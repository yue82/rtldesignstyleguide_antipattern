==> flow/design.v <==
module signed_sub_later (
  input                 clk,
  input                 rst_n,
  input [4-1:0]         aIn,
  input [4-1:0]         bIn,
  output signed [5-1:0] subOut
);
  reg signed [5-1:0]    a_r;
  reg signed [5-1:0]    b_r;
  reg signed [5-1:0]    sub1_r;
  reg signed [5-1:0]    sub2_r;
  reg signed [6-1:0]    sub3_r;
  always @( posedge clk ) begin
    a_r <= aIn;   b_r <= bIn;
    sub1_r <= a_r - b_r;
    sub2_r <= sub1_r;
    sub3_r <= sub2_r;
  end
  assign subOut = sub3_r[4-1:0];
endmodule
; ---- Reports on signed_sub_later
; The steps from the RTL of signed_sub_later to its reports follow in flow order.
; Line numbers count from 1 in the design file above.
; Operators carry their Yosys type and port widths (W data, S select, Z words).
; Cell names lack the library's common part.
; The mark -- stands for no value.
[design]
top = signed_sub_later
clock = clk
cell_library = sky130hd
corner = tt_025C_1v80

; ---- Elaborated design
; Yosys after proc, flatten, opt, wreduce and memory -nomap, before mapping. Enables and synchronous resets that opt folds into registers are not counted as muxes. Memory bits, and registers merged into a memory's read port (data or address), are not among the register bits. Print and check cells are not counted. Equal cells are merged and count once.
[bits]
reg_bits = 20
out_inout_bits = 5
word_cells = 6
[op_classes]
add_sub_neg = 1
[ops]
columns = cell, count
row1 = $sub A4 B4 Y4, 1

; ---- Longest topological paths
; Longest topological path by Yosys (ltp), each cell counted once; first at word level (registers and memories cut), then after technology mapping (sequential cells cut; the memories' decode and read muxes count).
[depth]
word_depth = 1
abc_area = 1
mapped_depth = 7
depth_no_buf = 7

; ---- After synthesis
; The flow's flattened synthesis, as Yosys stat reports it; memories are mapped. The netlist is that of the ABC_AREA named above (0 if unset); the other value can give another one.
[synth_totals]
mapped_cells = 44
yosys_area_um2 = 554.3
ff_cells = 20
[by_type]
columns = type, count, area_total_um2
row1 = dfxtp_1, 20, 400.384
row2 = ha_1, 3, 37.536
row3 = inv_1, 8, 30.029
row4 = nand2_1, 6, 22.522
row5 = fa_1, 1, 20.019
row6 = nand3_2, 1, 10.01
row7 = a21oi_2, 1, 8.758
row8 = xor2_1, 1, 8.758
row9 = buf_4, 1, 7.507
row10 = nand3_1, 1, 5.005
row11 = conb_1, 1, 3.754

; ---- Path before layout
; Source: OpenSTA report_checks on the synthesized netlist (no wires, ideal clock, input and output delay 20% of the period each), path of least setup slack; recovery checks are left aside. Register names are those of the netlist, which keeps one name where synthesis merged equal registers.
[synth_path]
path_kind = reg-to-reg
from = register a_r[0]
to = register sub1_r[2]
period_ns = 2.45
setup_time_ns = 0.121
t_arrival_ns = 1.004
required_ns = 2.329
setup_slack_ns = 1.325
path_delay_ns = 1.125
driving_pins = 6
path_buffers = 0
period_less_setup_slack_ns = 1.125
; "path_delay_ns" = arrival - input delay + setup time.
; "driving_pins" counts driving pins, that of a launching flip-flop among them; a cell with two outputs on the path counts twice.
; "period_less_setup_slack_ns" = period - worst setup slack (recovery checks aside). The figure is calculated, with input and output delays left at 20% of the set period.
; The rows between start and end are the longest chain of elaborated cells between them; the timing report does not say that the signal goes this way. Where chains are equally long, one stands for them.
; Each line given opens the expression or statement behind the cell; cells for indexed reads and writes are added by Yosys, which also makes memories of some case tables.
[synth_between]
cell_sequence = dfxtp_1 -> inv_1 -> ha_1 -> inv_1 -> fa_1 -> xor2_1
elab_chain_len = 1
[synth_rtl]
columns = item, line
row1 = start: assignment, 14  ; a_r <= aIn;   b_r <= bIn;
row2 = $sub A4 B4 Y4, 15  ; sub1_r <= a_r - b_r;
row3 = end: assignment, 15

# Flow runs of signed_sub_later

Design signed_sub_later on sky130hd. What follows are 2 stored runs of the flow, each under its own settings; their order means nothing. The constraints put input and output delay at 20% of the set period each and load the outputs with 0.01 pF.

# record 1
==> flow/run.sh <==
#!/bin/bash
# the make line also repeats the synthesis and layout settings of config.mk as NAME=value (left out here)
make -C /OpenROAD-flow-scripts/flow DESIGN_CONFIG=/design/flow/config.mk WORK_HOME=/design/flow/orfs CLKGATE_MAP_FILE= finish
==> flow/config.mk <==
export PLATFORM = sky130hd
export DESIGN_NAME = signed_sub_later
export DESIGN_NICKNAME = signed_sub_later
export VERILOG_FILES = /design/flow/design.v
export SDC_FILE = /design/flow/constraint.sdc
export NUM_CORES = 4
export LEC_CHECK = 0
export ABC_AREA = 1
export CAP_MARGIN = 40
export CORE_ASPECT_RATIO = 0.71
export CORE_MARGIN = 4
export CORE_UTILIZATION = 44
export GPL_ROUTABILITY_DRIVEN = 0
export GPL_TIMING_DRIVEN = 0
export MIN_ROUTING_LAYER = met2
export PLACE_DENSITY = 0.78
export SETUP_SLACK_MARGIN = -0.16
export SLEW_MARGIN = 35
==> flow/constraint.sdc <==
create_clock -name core_clock -period 1.69 [get_ports {clk}]
set_input_delay 0.3380 -clock core_clock [delete_from_list [all_inputs] [get_ports {clk}]]
set_output_delay 0.3380 -clock core_clock [all_outputs]
set_load 0.01 [all_outputs]

==> record 1: results <==
outcome="unfinished; error PDN-0185 in floorplanning"

# record 2
==> flow/run.sh <==
#!/bin/bash
# the make line also repeats the synthesis and layout settings of config.mk as NAME=value (left out here)
make -C /OpenROAD-flow-scripts/flow DESIGN_CONFIG=/design/flow/config.mk WORK_HOME=/design/flow/orfs CLKGATE_MAP_FILE= finish
==> flow/config.mk <==
export PLATFORM = sky130hd
export DESIGN_NAME = signed_sub_later
export DESIGN_NICKNAME = signed_sub_later
export VERILOG_FILES = /design/flow/design.v
export SDC_FILE = /design/flow/constraint.sdc
export NUM_CORES = 4
export LEC_CHECK = 0
export CAP_MARGIN = 20
export CELL_PAD_IN_SITES_DETAIL_PLACEMENT = 2
export CORE_ASPECT_RATIO = 1.81
export CORE_MARGIN = 4
export CORE_UTILIZATION = 52
export PLACE_DENSITY_LB_ADDON = 0.26
export SETUP_SLACK_MARGIN = -0.06
export SLEW_MARGIN = 20
export TNS_END_PERCENT = 50
==> flow/constraint.sdc <==
create_clock -name core_clock -period 1.28 [get_ports {clk}]
set_input_delay 0.2560 -clock core_clock [delete_from_list [all_inputs] [get_ports {clk}]]
set_output_delay 0.2560 -clock core_clock [all_outputs]
set_load 0.01 [all_outputs]

==> record 2: results <==
outcome="unfinished; error PDN-0185 in floorplanning"
